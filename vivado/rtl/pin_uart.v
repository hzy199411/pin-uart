==> flow/design.v <==
`resetall
`timescale 1ns / 1ps
`default_nettype none
module pin_uart #(
    parameter NAME = "AF12"
)
(
    input wire clk,
    input wire rst,
    input wire shift,
    output wire out
);
reg [63:0] data;
initial begin
    data = {64{1'b1}};
    data[0] = 1'b0;
    data[8:1] = (NAME >> 24) & 8'hff;
    data[9] = 1'b1;
    data[10] = 1'b0;
    data[18:11] = (NAME >> 16) & 8'hff;
    data[19] = 1'b1;
    data[20] = 1'b0;
    data[28:21] = (NAME >> 8) & 8'hff;
    data[29] = 1'b1;
    data[30] = 1'b0;
    data[38:31] = (NAME >> 0) & 8'hff;
    data[39] = 1'b1;
end
reg out_reg = 1'b1;
reg [5:0] ptr_reg = 0;
assign out = out_reg;
always @(posedge clk) begin
    if (shift) begin
        out_reg <= data[ptr_reg];
        if (!(&ptr_reg)) begin
            ptr_reg <= ptr_reg + 1;
        end
    end
    if (rst) begin
        out_reg <= 1'b1;
        ptr_reg <= 0;
    end
end
endmodule
`resetall
## Reports on pin_uart

What the tools print for pin_uart, step after step.
Line numbers count from 1 in the design file above.
Library cell names are shortened.
A cell with - has no value.

| design | value |
|---|---|
| design top | pin_uart |
| clock input | clk |
| library | sky130hd |
| timing corner | tt_025C_1v80 |

## Elaborated design

Source: Yosys, flattened and elaborated, memories not mapped. Widths are those after wreduce. Registers that Yosys merges into a memory's read port (data or address) are not register bits. Print and check cells do not count. Equal cells are merged and count once.

| storage and ports | value |
|---|---|
| register bits | 7 |
| bits of input ports | 3 |
| output and inout bits | 1 |

| operators by class | value |
|---|---|
| add/sub/neg operators | 1 |
| shift operators | 1 |
| bitwise operators | 1 |
| reduce/logical cells | 2 |

Operator list:

| kind | number |
|---|---|
| 64-bit by 6-bit variable part select with 1-bit output (first input constant) | 1 |
| 6-bit by 1-bit adder with 6-bit output (second input constant) | 1 |
| 6-bit AND reduction | 1 |
| 2-bit AND reduction | 1 |
| 1-bit NOT | 1 |

## Longest topological paths

Longest topological path by Yosys (ltp), each cell counted once; first at word level (registers and memories cut), then after technology mapping (sequential cells cut; the memories' decode and read muxes count).

| logic depth | value |
|---|---|
| depth in word-level cells | 3 |
| ABC_AREA | 0 |
| gate-level depth with buffers | 6 |

## Mapped cells and area

The flow's flattened synthesis, as Yosys stat reports it; memories are mapped. The netlist is that of the ABC_AREA named above (0 if unset); the other value can give another one.
The area totals of this step are shown rounded.

Cells by type:

| cell type | number | total area (um^2) |
|---|---|---|
| dfxtp_1 | 7 | 140.134 |
| a2111oi_4 | 1 | 27.526 |
| ha_1 | 2 | 25.024 |
| nor2_1 | 6 | 22.522 |
| a31oi_1 | 3 | 18.768 |
| xnor2_1 | 2 | 17.517 |
| a211oi_1 | 2 | 15.014 |
| inv_1 | 4 | 15.014 |
| o21a_1 | 2 | 15.014 |
| a211oi_2 | 1 | 12.512 |
| a21oi_1 | 2 | 10.01 |
| a31o_1 | 1 | 8.758 |
| and4_1 | 1 | 8.758 |
| o41ai_1 | 1 | 8.758 |
| a22oi_1 | 1 | 7.507 |
| buf_4 | 1 | 7.507 |
| nand3b_1 | 1 | 7.507 |
| nor3b_1 | 1 | 7.507 |

Not listed: further types 10, cells in them 10.

| mapped netlist | value |
|---|---|
| cells in the netlist | 49 |
| chip area (Yosys) | 430 um^2 |
| sequential part of the area | 140 um^2 |
| flip-flops | 7 |
| buffers | 3 |

## Worst setup path after synthesis

Source: OpenSTA report_checks on the synthesized netlist (no wires, ideal clock, input and output delay 20% of the period each), path of least setup slack; recovery checks are left aside. Register names are those of the netlist, which keeps one name where synthesis merged equal registers.

| path post-synthesis | value |
|---|---|
| path type | reg-to-reg |
| start point | register ptr_reg[0] |
| end point | register ptr_reg[4] |
| clock period | 1.68 ns |
| library setup time | 0.126 ns |
| arrival | 1.143 ns |
| setup slack | 0.411 ns |
| path delay | 1.269 ns |
| stages on the path | 6 |
| synthesis period reached | 1.269 ns |

"path delay" is the arrival time less input delay plus setup time.
"stages on the path": output pins that drive a net of the path, with the launching flip-flop's if there is one; two outputs of one cell count as two.
"synthesis period reached" = period - worst setup slack (recovery checks aside). The figure is calculated, with input and output delays left at 20% of the set period.
The rows between start and end are the longest chain of elaborated cells between them; the timing report does not say that the signal goes this way. Where chains are equally long, one stands for them.
Each line given opens the expression or statement behind the cell; cells for indexed reads and writes are added by Yosys, which also makes memories of some case tables.

| between the ends, post-synthesis | value |
|---|---|
| path through | dfxtp_1 ha_1 nand2_2 a2111oi_4 xnor2_1 nor2_1 |
| length of the longest elaborated chain | 3 |
| elaborated cells on any way between the ends | 4 |
| RTL lines with such cells | 2 |

Ends and longest elaborated chain, post-synthesis:

| item | RTL line | text |
|---|---|---|
| start, declared | 30 | `reg [5:0] ptr_reg = 0;` |
| start, assigned | 36 | `ptr_reg <= ptr_reg + 1;` |
| start, assigned | 41 | `ptr_reg <= 0;` |
| 6-bit AND reduction | 35 | `if (!(&ptr_reg)) begin` |
| 1-bit NOT | - |  |
| 2-bit AND reduction | - |  |
| end, assigned | 36 |  |
| end, assigned | 41 |  |
| end, declared | 30 |  |

## Worst path after layout

Path of least setup slack in the final report of stored run 1 (OpenROAD, finished layout, wires in). Where an end is a register, its clock arrival counts in the times.

| path after layout | value |
|---|---|
| path type | reg-to-reg |
| start point | register ptr_reg[1] |
| end point | register ptr_reg[3] |
| clock period | 0.967 ns |
| library setup time | 0.06 ns |
| arrival | 1.39 ns |
| setup slack | -0.23 ns |
| stages on the path | 6 |

The rows between start and end are the longest chain of elaborated cells between them; the timing report does not say that the signal goes this way. Where chains are equally long, one stands for them.

| between the ends, after layout | value |
|---|---|
| path through | dfxtp_4 ha_4 nand2_4 o21a_4 a211oi_2 a31o_1 |
| length of the longest elaborated chain | 3 |
| elaborated cells on any way between the ends | 4 |
| RTL lines with such cells | 2 |

Ends and longest elaborated chain, after layout:

| item | RTL line | text |
|---|---|---|
| start, declared | 30 | `reg [5:0] ptr_reg = 0;` |
| start, assigned | 36 | `ptr_reg <= ptr_reg + 1;` |
| start, assigned | 41 | `ptr_reg <= 0;` |
| 6-bit AND reduction | 35 | `if (!(&ptr_reg)) begin` |
| 1-bit NOT | - |  |
| 2-bit AND reduction | - |  |
| end, assigned | 36 |  |
| end, assigned | 41 |  |
| end, declared | 30 |  |

==> results <==
Record of 2 stored runs of the RTL-to-layout flow on pin_uart, platform sky130hd. The runs are unordered. Constraints: input delay and output delay 20% of the set period each, output load 0.01 pF.
"achieved period": clock period set for the run, less the worst setup slack. It is reckoned from that one timing run; input and output delays stay at 20% of the period that was set.
"worst path time" means the part of the period allowed to the worst setup path (the constraints hold back 20% at inputs and 20% at outputs) less its slack; where the path has registers, the arrival times of their clocks count too.
The results are shown rounded.
A setting shown as - is not set for that run.
A result given as - is not shown for that run.

| run name | period_ns | CORE_UTILIZATION | SETUP_SLACK_MARGIN | PLACE_DENSITY_LB_ADDON | CORE_MARGIN | CELL_PAD_IN_SITES_GLOBAL_PLACEMENT | CELL_PAD_IN_SITES_DETAIL_PLACEMENT | TNS_END_PERCENT | ABC_AREA | GPL_ROUTABILITY_DRIVEN | CTS_CLUSTER_DIAMETER | CAP_MARGIN | SLEW_MARGIN | sum of negative setup slack (ns) | area of the standard cells in the finished layout (um^2) | setup slack of the worst path (ns) | post-route worst hold slack (ns) | area of the die (um^2) | post-route utilization (%) | post-synthesis cell area (um^2) | achieved period (ns) | worst path time (ns) | kind of the worst setup path |
|---|---|---|---|---|---|---|---|---|---|---|---|---|---|---|---|---|---|---|---|---|---|---|---|
| stored run 1 | 0.967 | 31 | -0.04 | 0.24 | 7 | 3 | 1 | 85 | 0 | 1 | 152 | 20 | 20 | -1.12 | 674 | -0.233 | 0.530 | 2630 | 51.8 | 430 | 1.200 | 1.20 | reg-to-reg |
| stored run 2 | 1.54 | 60 | - | - | 2 | - | - | - | - | - | - | 20 | 20 | - | - | - | - | - | - | - | - | - | - |

Stored run 2: did not finish, floorplanning stopped with PDN-0185
